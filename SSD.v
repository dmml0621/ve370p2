==> flow/design.v <==
`timescale 1ns / 1ps
module SSD(input clk, pcSwitch,
    input [31:0] num, pc,
    output reg [3:0] anode,
    output reg [6:0] cathode
);
    reg [17:0] cnt;
    parameter shreshold = 200000;
    reg [17:0] cnt;
    reg [3:0] numDisplay;
    initial begin
        cathode <= 7'b0000001;
        anode <= 4'b1110;
        numDisplay <= 4'b0;
        cnt <= 18'b0;
    end
    wire [31:0] numSel;
    assign numSel = (pcSwitch==1'b0)? num: pc;
    always @(posedge clk)
    begin
        cnt <= cnt + 1;
        if (cnt == shreshold) begin
            cnt <= 0;
            case(anode)
                4'b0111: begin anode <= 4'b1110; numDisplay <= numSel[3:0]; end
                4'b1110: begin anode <= 4'b1101; numDisplay <= numSel[7:4];end
                4'b1101: begin anode <= 4'b1011; numDisplay <= numSel[11:8]; end
                4'b1011: begin anode <= 4'b0111; numDisplay <= numSel[15:12]; end
                default: begin numDisplay <= 4'b0; end
            endcase
        end
    end
    always @(numDisplay) begin
        case (numDisplay)
            4'b0000: cathode=7'b0000001;
            4'b0001: cathode=7'b1001111;
            4'b0010: cathode=7'b0010010;
            4'b0011: cathode=7'b0000110;
            4'b0100: cathode=7'b1001100;
            4'b0101: cathode=7'b0100100;
            4'b0110: cathode=7'b0100000;
            4'b0111: cathode=7'b0001111;
            4'b1000: cathode=7'b0000000;
            4'b1001: cathode=7'b0000100;
            4'b1010: cathode=7'b0001000;
            4'b1011: cathode=7'b1100000;
            4'b1100: cathode=7'b0110001;
            4'b1101: cathode=7'b1000010;
            4'b1110: cathode=7'b0110000;
            4'b1111: cathode=7'b0111000;
            default: cathode=7'b1111111;
        endcase
    end
endmodule 
== Reports on SSD ==
The steps from the RTL of SSD to its reports follow in flow order.
Lines are those of the file above, counted from 1.
Operators: Yosys type, input widths -> output width; for muxes data width and select width s.
Library cell names are shortened.
Not given: n/a
Inputs
  top module: SSD
  clock port: clk
  library: sky130hd
  corner: tt_025C_1v80

== After elaboration ==
Counts by Yosys on the flattened word-level netlist (proc, flatten, opt, wreduce; memories kept). Register bits leave out memories and registers merged into their read ports (data or address). Print and check cells are left out. Cells with the same type and inputs are merged into one.
Yosys's memory passes give these memory sizes; they may raise the number of words (mostly to a power of two), join words into wider ones and drop unused or constant bits.
Storage and ports
  cells after elaboration: 15
  bits in writable memories: 0
  latch bits: 0
  flip-flop bits (word level): 26
  memories kept: 1
  output and inout bits: 11
  memory bits (read-only): 112
  word width x clocked read ports: 0
Memories
  (no name shown): depth 16, bits a word 7, read ports 1, write ports 0, line 34  | case (numDisplay)
Operators by class
  bitwise logic cells: 0
  div/mod/pow operators: 0
  $lt $le $gt $ge: 0
  multipliers: 0
  multiplexer cells: 3
  reductions and logical operators: 2
  shift-type cells: 0
  $add $sub $neg: 1
  eq/ne operators: 5
Operators with widths (number)
  $pmux 4 s4: 2
  $add 18x1->18 const B: 1
  $eq 18x18->1 const B: 1
  $mux 16: 1
  $eq 4x4->1 const B: 3
  $eq 4x3->1 const B: 1
  $reduce_bool 4->1: 1
  $reduce_and 2->1: 1

== Longest topological paths ==
Yosys ltp: most cells in a row. Word level: on the elaborated netlist, between registers, memories and ports. Mapped: between sequential cells and ports; inverters and the memories' decode and read muxes count.
Depth
  word-level depth: 3
  ABC_AREA: 0
  mapped depth: 6
  mapped depth without buffers: 6

== Netlist ==
Yosys stat after the flow's synthesis: flattened, memories mapped to cells. It holds for the ABC_AREA given above (unset counts as 0); a run with the other value may have another netlist.
The area totals of this step are shown rounded.
Synthesis totals
  buffers: 3
  flip-flops: 26
  chip area (Yosys): 1590 um^2
  cell count: 156
  area of sequential cells: 601 um^2
Cells by type (number)
  dfxtp_1: 18
  edfxtp_1: 8
  mux2i_1: 19
  ha_1: 8
  xnor2_1: 8
  o22ai_1: 10
  xor2_1: 6
  nor4_4: 2
  nor2_1: 11
  nand3_1: 8
  nand4b_1: 4
  inv_1: 9
  or2_2: 5
  mux4_2: 1
  nor3_1: 4
  and3_1: 3
  nor4b_1: 2
  a41oi_2: 1
Not listed: further types 22, cells in them 29.

== Worst setup path after synthesis ==
Source: OpenSTA report_checks on the synthesized netlist (no wires, ideal clock, input and output delay 20% of the period each), path of least setup slack; recovery checks are left aside. Register names are those of the netlist, which keeps one name where synthesis merged equal registers.
Timing post-synthesis
  path type: register to register
  start point: register cnt[13]
  end point: register anode[0]
  stages on the path: 5
  clock period: 1920 ps
  buffers on the path: 0
  path delay: 1685 ps
  setup slack: 235 ps
  arrival time: 1358 ps
  setup time: 327 ps
  time at the first pin: 0 ps
  synthesis period reached: 1685 ps
"path delay" is the arrival time less input delay plus setup time.
"stages on the path" counts driving pins, that of a launching flip-flop among them; a cell with two outputs on the path counts twice.
"synthesis period reached" is the clock period less the worst setup slack; recovery checks do not enter. This is arithmetic on one report: input and output delays are still those of the set period (20% each).
The rows between start and end are the longest chain of elaborated cells between them; the timing report does not say that the signal goes this way. Where chains are equally long, one stands for them.
Each line given opens the expression or statement behind the cell; cells for indexed reads and writes are added by Yosys, which also makes memories of some case tables.
A register here has more assigning lines than the two given.
On the way, post-synthesis
  cell sequence: dfxtp_1 > nor4b_2 > nand3_1 > or3_4 > a41oi_2
  cells in the longest elaborated chain: 2
RTL lines, path post-synthesis
  from (decl): line 7  | reg [17:0] cnt;
  from (assign): line 21  | cnt <= cnt + 1;
  from (assign): line 23  | cnt <= 0;
  $eq 18x18->1: line 22  | if (cnt == shreshold) begin
  $reduce_and 2->1
  to (assign): line 25  | 4'b0111: begin anode <= 4'b1110; numDisplay <= numSel[3:0]; end
  to (assign): line 26  | 4'b1110: begin anode <= 4'b1101; numDisplay <= numSel[7:4];end
  to (decl): line 4  | output reg [3:0] anode,

== Path in the finished layout ==
From the final timing report of stored run 1: the path of least setup slack in the routed layout; clock arrival at registers is part of the times.
The report prints the path's times to 10 ps; the period is as set.
Timing post-layout
  path type: register to output
  start point: register numDisplay[0]
  end point: output port cathode[3]
  time at the first pin: 270 ps
  stages on the path: 5
  clock period: 2010 ps
  setup slack: -70 ps
  arrival time: 1680 ps
  buffers on the path: 2
  output delay: 400 ps
The rows between start and end are the longest chain of elaborated cells between them; the timing report does not say that the signal goes this way. Where chains are equally long, one stands for them.
The chain passes a memory read, where the word-level depth is cut; so it can be longer than that depth.
A register here has more assigning lines than the two given.
On the way, post-layout
  cell sequence: edfxtp_1 > buf_4 > ha_4 > mux4_2 > buf_6
  cells in the longest elaborated chain: 1
RTL lines, path post-layout
  from (decl): line 10  | reg [3:0] numDisplay;
  from (assign): line 25  | 4'b0111: begin anode <= 4'b1110; numDisplay <= numSel[3:0]; end
  from (assign): line 26  | 4'b1110: begin anode <= 4'b1101; numDisplay <= numSel[7:4];end
  $mem_v2 16x7: line 34  | case (numDisplay)
  to (decl): line 5  | output reg [6:0] cathode

--- measured runs ---
Module SSD, platform sky130hd: 2 stored runs of the flow (Yosys, OpenROAD) with differing settings, in no particular order. Input and output delays are each 20% of the period that was set; the output load is 0.01 pF.
"achieved clock period" = clock period - worst setup slack. The figure is calculated, with input and output delays left at 20% of the set period.
"worst setup path time" means the part of the period allowed to the worst setup path (the constraints hold back 20% at inputs and 20% at outputs) less its slack; where the path has registers, the arrival times of their clocks count too.
"power" is the tool's figure for a default switching activity; nothing was simulated.
"worst setup path time" is given in steps of 10 ps.
Measured values are rounded.
[stored run 1] settings: period_ns=2.01, CAP_MARGIN=20, CORE_MARGIN=2, CORE_UTILIZATION=40, SLEW_MARGIN=20
[stored run 1] result: chip area after synthesis (Yosys) 1590 um^2, die area 4490 um^2, standard-cell area of the final layout 2330 um^2, worst setup slack after layout -71 ps, total negative slack -79 ps, worst hold slack 472 ps, power 0.00108 W, achieved clock period 2081 ps, worst setup path time 1680 ps, worst setup path kind register to output
[stored run 2] settings: period_ns=2.04, CORE_UTILIZATION=68, PLACE_DENSITY=0.53, CORE_ASPECT_RATIO=0.61, CORE_MARGIN=8, CELL_PAD_IN_SITES_DETAIL_PLACEMENT=0, GPL_TIMING_DRIVEN=0, CTS_CLUSTER_DIAMETER=85, SLEW_MARGIN=0, MAX_ROUTING_LAYER=met5, CAP_MARGIN=20
[stored run 2] result: did not finish, placement stopped with GPL-0301
--- end ---
